==> flow/design.v <==
module adc #(
    parameter CHANNEL_MASK = 8'b01111111,
) (
    input clk,
    input reset,
    output reg csel,
    output reg sclk,
    output reg mosi,
    input      miso,
    output reg [11:0] adc_data,
    output reg [3:0]  adc_channel,
    output reg        adc_valid
);
    localparam ADC_STATE_INIT           = 4'h0;
    localparam ADC_STATE_RESET          = 4'h1;
    localparam ADC_STATE_READ_STATUS    = 4'h2; 
    localparam ADC_STATE_POLL_STATUS    = 4'h3;
    localparam ADC_STATE_START_CAL      = 4'h4;
    localparam ADC_STATE_READ_CAL       = 4'h5;
    localparam ADC_STATE_POLL_CAL       = 4'h6;
    localparam ADC_STATE_CFG_DATA       = 4'h7;
    localparam ADC_STATE_CFG_CHAN       = 4'h8;
    localparam ADC_STATE_CFG_SEQ        = 4'h9;
    localparam ADC_STATE_READOUT        = 4'hA;
    localparam ADC_OPCODE_NOP    = 8'b00000000;
    localparam ADC_OPCODE_READ   = 8'b00010000;
    localparam ADC_OPCODE_WRITE  = 8'b00001000;
    localparam ADC_OPCODE_SETBIT = 8'b00011000;
    localparam ADC_OPCODE_CLRBIT = 8'b00100000;
    localparam ADC_REG_SYSTEM_STATUS = 8'h00;
    localparam ADC_REG_GENERAL_CFG   = 8'h01;
    localparam ADC_REG_DATA_CFG      = 8'h02;
    localparam ADC_REG_SEQUENCE_CFG  = 8'h10;
    localparam ADC_REG_AUTO_SEQ_CH_SEL = 8'h12;
    reg adc_reset_done = 1'b0;
    reg adc_cal_done = 1'b0;
    reg [3:0] adc_state         = ADC_STATE_INIT;
    reg [3:0] next_adc_state    = ADC_STATE_INIT;
    reg [23:0] next_adc_outdata = 0;
    reg [4:0] next_adc_bitcount = 0;
    always @(*) begin
        next_adc_state <= adc_state;
        next_adc_bitcount <= 0;
        next_adc_outdata <= 0;
        case (adc_state)
            ADC_STATE_INIT : begin
                next_adc_outdata <= {ADC_OPCODE_WRITE, ADC_REG_GENERAL_CFG, 8'h01};
                next_adc_bitcount <= 24;
                next_adc_state <= ADC_STATE_RESET;
            end
            ADC_STATE_RESET: begin
                next_adc_outdata <= {ADC_OPCODE_READ, ADC_REG_SYSTEM_STATUS, 8'h00};
                next_adc_bitcount <= 24;
                next_adc_state <= ADC_STATE_READ_STATUS;
            end
            ADC_STATE_READ_STATUS: begin
                next_adc_outdata <= {ADC_OPCODE_READ, ADC_REG_SYSTEM_STATUS, 8'h00};
                next_adc_bitcount <= 24;
                next_adc_state <= ADC_STATE_POLL_STATUS;
            end
            ADC_STATE_POLL_STATUS: begin
                if (~adc_reset_done) begin
                    next_adc_outdata <= {ADC_OPCODE_READ, ADC_REG_SYSTEM_STATUS, 8'h00};
                    next_adc_bitcount <= 24;
                    next_adc_state <= ADC_STATE_POLL_STATUS;
                end else begin
                    next_adc_outdata <= {ADC_OPCODE_WRITE, ADC_REG_GENERAL_CFG, 8'h02};
                    next_adc_bitcount <= 24;
                    next_adc_state <= ADC_STATE_START_CAL;
                end
            end
            ADC_STATE_START_CAL: begin
                next_adc_outdata <= {ADC_OPCODE_READ, ADC_REG_GENERAL_CFG, 8'h00};
                next_adc_bitcount <= 24;
                next_adc_state <= ADC_STATE_READ_CAL;
            end
            ADC_STATE_READ_CAL: begin
                next_adc_outdata <= {ADC_OPCODE_READ, ADC_REG_GENERAL_CFG, 8'h00};
                next_adc_bitcount <= 24;
                next_adc_state <= ADC_STATE_POLL_CAL;
            end
            ADC_STATE_POLL_CAL: begin
                if (~adc_cal_done) begin
                    next_adc_outdata <= {ADC_OPCODE_READ, ADC_REG_GENERAL_CFG, 8'h00};
                    next_adc_bitcount <= 24;
                    next_adc_state <= ADC_STATE_READ_CAL;
                end else begin
                    next_adc_outdata <= {ADC_OPCODE_WRITE, ADC_REG_DATA_CFG, 8'h10};
                    next_adc_bitcount <= 24;
                    next_adc_state <= ADC_STATE_CFG_DATA;
                end
            end
            ADC_STATE_CFG_DATA: begin
                next_adc_outdata <= {ADC_OPCODE_WRITE, ADC_REG_AUTO_SEQ_CH_SEL, CHANNEL_MASK};
                next_adc_bitcount <= 24;
                next_adc_state <= ADC_STATE_CFG_CHAN;
            end
            ADC_STATE_CFG_CHAN: begin
                next_adc_outdata <= {ADC_OPCODE_WRITE, ADC_REG_SEQUENCE_CFG, 8'h11};
                next_adc_bitcount <= 24;
                next_adc_state <= ADC_STATE_CFG_SEQ;
            end
            ADC_STATE_CFG_SEQ: begin
                next_adc_outdata <= {ADC_OPCODE_NOP, 8'h00};
                next_adc_bitcount <= 16;
                next_adc_state <= ADC_STATE_READOUT;
            end
            ADC_STATE_READOUT: begin
                next_adc_outdata <= {ADC_OPCODE_NOP, 8'h00};
                next_adc_bitcount <= 16;
                next_adc_state <= ADC_STATE_READOUT;
            end
        endcase
    end
    reg [4:0]  spi_bitcount = 0;
    reg [3:0]  spi_cseldelay = 0;
    reg [23:0] spi_shiftreg_out = 0;
    reg [23:0] spi_shiftreg_in = 0;
    always @(posedge clk) begin
        adc_valid <= 0;
        if (reset) begin
            csel <= 1'b1;
            sclk <= 1'b0;
            msoi <= 1'b0;
            adc_reset_done <= 1'b0;
            adc_cal_done <= 1'b0;
        end
        else if (spi_bitcount) begin
            csel <= 1'b0;
            if (sclk) begin
                sclk <= 1'b0;
                mosi <= spi_shiftreg_out[spi_bitcount-1];
            end else begin
                sclk <= 1'b1;
                spi_shiftreg_in <= {spi_shiftreg_in[22:0], miso};
                spi_bitcount <= spi_bitcount - 1;
            end
        end
        else if (spi_cseldelay) begin
            if (adc_state == ADC_STATE_POLL_STATUS) begin
                adc_reset_done <= spi_shiftreg_in[16];
            end
            if (adc_state == ADC_STATE_POLL_CAL) begin
                adc_cal_done <= ~spi_shiftreg_in[17];
            end
            if (adc_state == ADC_STATE_READOUT) begin
                adc_data <= spi_shiftreg_in[15:4];
                adc_channel <= spi_shiftreg_in[3:0];
                adc_valid <= 1;
            end
            if (sclk) begin
                csel <= 1'b0;
                sclk <= 1'b0;
                msoi <= 1'b0;
            end else begin
                csel <= 1'b1;
                sclk <= 1'b0;
                spi_cseldelay <= spi_cseldelay - 1;
            end
        end
        else if (next_adc_bitcount) begin
            adc_state <= next_adc_state;
            spi_bitcount <= next_adc_bitcount;
            spi_cseldelay <= 4;
            spi_shiftreg_out <= next_adc_outdata;
            sclk <= 1'b0;
            csel <= 1'b0;
            mosi <= next_adc_outdata[next_adc_bitcount-1];
        end
    end
endmodule
module top(input refclk,
    input pwr_button,
    output [3:0] led,
    output adc_csel,
    output adc_sclk,
    output adc_mosi,
    input  adc_miso,
    output [3:0] debug
);
reg [7:0] por_delay = 8'hff;
always @(posedge refclk) if (por_delay) por_delay <= por_delay - 1;
reg [3:0] led_data = 3'b0;
always @(posedge refclk) begin
    if (adc_valid && (adc_channel == 0)) led_data <= adc_data[11:8];
end
assign led = ~led_data;
wire [11:0] adc_data;
wire [3:0]  adc_channel;
wire        adc_valid;
adc adc_instance(
    .clk(refclk),
    .reset(por_delay != 0),
    .csel(adc_csel),
    .sclk(adc_sclk),
    .mosi(adc_mosi),
    .miso(adc_miso),
    .adc_data(adc_data),
    .adc_channel(adc_channel),
    .adc_valid(adc_valid)
);
assign debug = {adc_miso, adc_mosi, adc_sclk, adc_csel};
endmodule
-- Tool chain data of top
What the tools print for top, step after step.
Line numbers count from 1 in the design file above.
Library cell names are shortened.
A cell with n/a has no value.
- top module: top
- clock port: refclk
- cell library: sky130hd
- library corner: tt_025C_1v80

-- Word-level counts
Yosys after proc, flatten, opt, wreduce and memory -nomap, before mapping. Memory bits, and registers merged into a memory's read port (data or address), are not among the register bits. Print and check cells are not counted. Equal cells are merged and count once.
- noted word-level cells: 91
- input bits at 3
- noted register bits after elaboration: 89
- equality and inequality tests: 14
- reductions and logical operators: 25
- mux-type cells: 25
- add/subtract/negate cells: 4
- bitwise operators at 6
- shift-type cells: 2
- operators by type and width (cell ; number):
    parallel mux 21 bit (select 7 bit) ; 1
    indexed select 24 x 32 -> 1 bit ; 2
    2-to-1 mux 21 bit ; 2
    parallel mux 4 bit (select 10 bit) ; 1
    AND reduction 4 bit ; 5
    2-to-1 mux 5 bit ; 4
    == test 4 x 3 -> 1 bit (second input constant) ; 4
    == test 4 bit (second input constant) ; 3
    subtractor 5 x 1 -> 6 bit (second input constant) ; 2
    2-to-1 mux 4 bit ; 3
    2-to-1 mux 1 bit ; 11
    nonzero test 10 bit ; 1
    nonzero test 5 bit ; 2
    parallel mux 5 bit (select 2 bit) ; 1
    AND reduction 3 bit ; 3
    OR reduction 9 bit ; 1
    == test 4 x 2 -> 1 bit (second input constant) ; 2
    logical NOT 4 bit ; 2
    subtractor 8 x 1 -> 8 bit (second input constant) ; 1
    nonzero test 8 bit ; 1
    OR reduction 2 bit ; 3
    inverter 1 bit ; 5
    AND reduction 5 bit ; 1
    inequality test 2 x 1 -> 1 bit (second input constant) ; 2
    inequality test 2 bit (second input constant) ; 2
    nonzero test 2 bit ; 2
    subtractor 4 x 1 -> 4 bit (second input constant) ; 1
    == test 4 x 1 -> 1 bit (second input constant) ; 1
Other operator kinds: 7; their cells: 7.

-- Depth
Longest topological path by Yosys (ltp), each cell counted once; first at word level (registers and memories cut), then after technology mapping (sequential cells cut; the memories' decode and read muxes count).
- noted depth in word-level cells: 8
- noted ABC_AREA: 0
- gate-level depth with buffers at 7

-- Netlist
Source: synth_stat.txt of the flow (Yosys; design flattened, memories mapped). It holds for the ABC_AREA given above (unset counts as 0); a run with the other value may have another netlist.
- area of sequential cells at 1931.9 sq um
- flip-flop cells at 66
- mapped cells at 213
- noted synthesis area: 2845.2 sq um
- cell types (cell type ; number ; total area (sq um)):
    edfxtp_1 ; 61 ; 1.83E+03
    dfxtp_1 ; 5 ; 100.096
    nor2_1 ; 19 ; 71.318
    ha_1 ; 5 ; 62.56
    xor2_1 ; 7 ; 61.309
    inv_1 ; 16 ; 60.058
    a21oi_1 ; 9 ; 45.043
    nand2b_1 ; 6 ; 37.536
    nand2_1 ; 9 ; 33.782
    nor4_1 ; 5 ; 31.28
    buf_4 ; 4 ; 30.029
    nand3_1 ; 6 ; 30.029
    nor3_1 ; 6 ; 30.029
    nor4b_2 ; 2 ; 30.029
    clkbuf_1 ; 7 ; 26.275
    xnor2_1 ; 3 ; 26.275
    and2_1 ; 4 ; 25.024
    o21ai_0 ; 5 ; 25.024
Not listed: further types 23, cells in them 34.
By module: a second synthesis without flattening, with its own total; a netlist apart from the flattened one above.
- noted cell total of the unflattened synthesis: 227
- noted area (unflattened synthesis): 3078.0 sq um
Rows give one instance, submodules left out.
- modules (module ; cells ; area (sq um) ; times used ; sequential area (sq um)):
    adc ; 185 ; 2519.9 ; 1 ; 1811.7
    top ; 42 ; 558.0 ; 1 ; 360.3

-- Timing after synthesis
Source: OpenSTA report_checks on the synthesized netlist (no wires, ideal clock, input and output delay 20% of the period each), path of least setup slack; recovery checks are left aside. Register names are those of the netlist, which keeps one name where synthesis merged equal registers.
- path kind: reg2reg
- start point: reg adc_instance.spi_bitcount[0]
- end point: reg adc_instance.adc_channel[0]
- noted data required time: 3.985 ns
- delay of the path at 2.752 ns
- noted path buffers: 2
- noted driving pins on the path: 7
- clock period at 4.38 ns
- noted setup time: 0.395 ns
- noted path slack: 1.628 ns
- arrival time: 2.357 ns
- synthesis period reached: 2.752 ns
"delay of the path" is the arrival time less input delay plus setup time.
"driving pins on the path" counts driving pins, that of a launching flip-flop among them; a cell with two outputs on the path counts twice.
"synthesis period reached" = period - worst setup slack (recovery checks aside). The figure is calculated, with input and output delays left at 20% of the set period.
The rows between start and end are the longest chain of elaborated cells between them; the timing report does not say that the signal goes this way. Where chains are equally long, one stands for them.
A line is the first line of the expression or statement that the cell stems from. Yosys adds cells for indexed reads and writes and turns some case tables into memories.
- cells stage by stage: edfxtp_1 > buf_2 > inv_1 > ha_1 > or4b_4 > clkbuf_1 > nor4_1
- length of the longest elaborated chain: 3
- RTL lines, path post-synthesis (element ; RTL line ; RTL):
    start, declared ; 115 ; reg [4:0]  spi_bitcount = 0;
    start, assigned ; 136 ; spi_bitcount <= spi_bitcount - 1;
    start, assigned ; 163 ; spi_bitcount <= next_adc_bitcount;
    nonzero test 5 bit ; 128 ; else if (spi_bitcount) begin
    inverter 1 bit ; n/a ;
    AND reduction 4 bit ; n/a ;
    end, assigned ; 148 ; adc_channel <= spi_shiftreg_in[3:0];
    end, declared ; 11 ; output reg [3:0]  adc_channel,

-- Timing after layout
Path of least setup slack in the final report of run 1 (OpenROAD, finished layout, wires in). Where an end is a register, its clock arrival counts in the times.
- path kind: in2out
- start point: in adc_miso
- end point: out debug[3]
- noted data required time: 3.49 ns
- external output delay: 0.87 ns
- noted driving pins on the path: 2
- clock period at 4.36 ns
- arrival time: 1.88 ns
- noted path slack: 1.60 ns
- noted path buffers: 2
- cells stage by stage: clkdlybuf4s50_1 > clkdlybuf4s50_1
- length of the longest elaborated chain: 0
- RTL lines, path after layout (element ; RTL line ; RTL):
    start, declared ; 178 ; input  adc_miso,
    end, declared ; 179 ; output [3:0] debug

Lab notebook: top

top through Yosys and OpenROAD on sky130hd: 2 stored runs, unordered, with their settings and measured results. The constraints put input and output delay at 20% of the set period each and load the outputs with 0.01 pF.
"reached clock period" = clock period - worst setup slack. The figure is calculated, with input and output delays left at 20% of the set period.
"worst setup path time" is the time allowed to the run's worst setup path (the clock period less input and output delay, where it has them) less its slack. Clock arrival times count: a late capture clock shortens it, a late launch clock lengthens it.
"power": no workload was simulated; the value follows from the tool's default switching activity.

Run 1
Settings were period_ns = 4.36; CORE_UTILIZATION = 24; SETUP_SLACK_MARGIN = -0.31; PLACE_DENSITY_LB_ADDON = 0.24; TNS_END_PERCENT = 80; ABC_AREA = 0; GPL_TIMING_DRIVEN = 1; CTS_CLUSTER_SIZE = 82; CAP_MARGIN = 20; CORE_MARGIN = 2; SLEW_MARGIN = 20
- setup slack of the critical path at 1.604 ns
- netlist area reported by Yosys: 2845.2 sq um
- final design utilization: 29.9%
- noted the standard-cell area after routing: 3444.6 sq um
- final worst hold slack: 0.418 ns
- power at 1.476 mW
- worst setup path time at 1.01 ns
- class of the worst setup path: in2out
- reached clock period: 2.756 ns
- die outline area at 12741.9 sq um
- sum of negative setup slack at 0.000 ns

Run 2
Settings were period_ns = 4.06; CORE_UTILIZATION = 62; SETUP_SLACK_MARGIN = -0.11; CORE_ASPECT_RATIO = 0.68; CELL_PAD_IN_SITES_GLOBAL_PLACEMENT = 2; ABC_AREA = 1; GPL_ROUTABILITY_DRIVEN = 0; CTS_CLUSTER_SIZE = 51; MIN_ROUTING_LAYER = met2; CAP_MARGIN = 20; CORE_MARGIN = 2; SLEW_MARGIN = 20
- no final report: placement broke off with GPL-0301
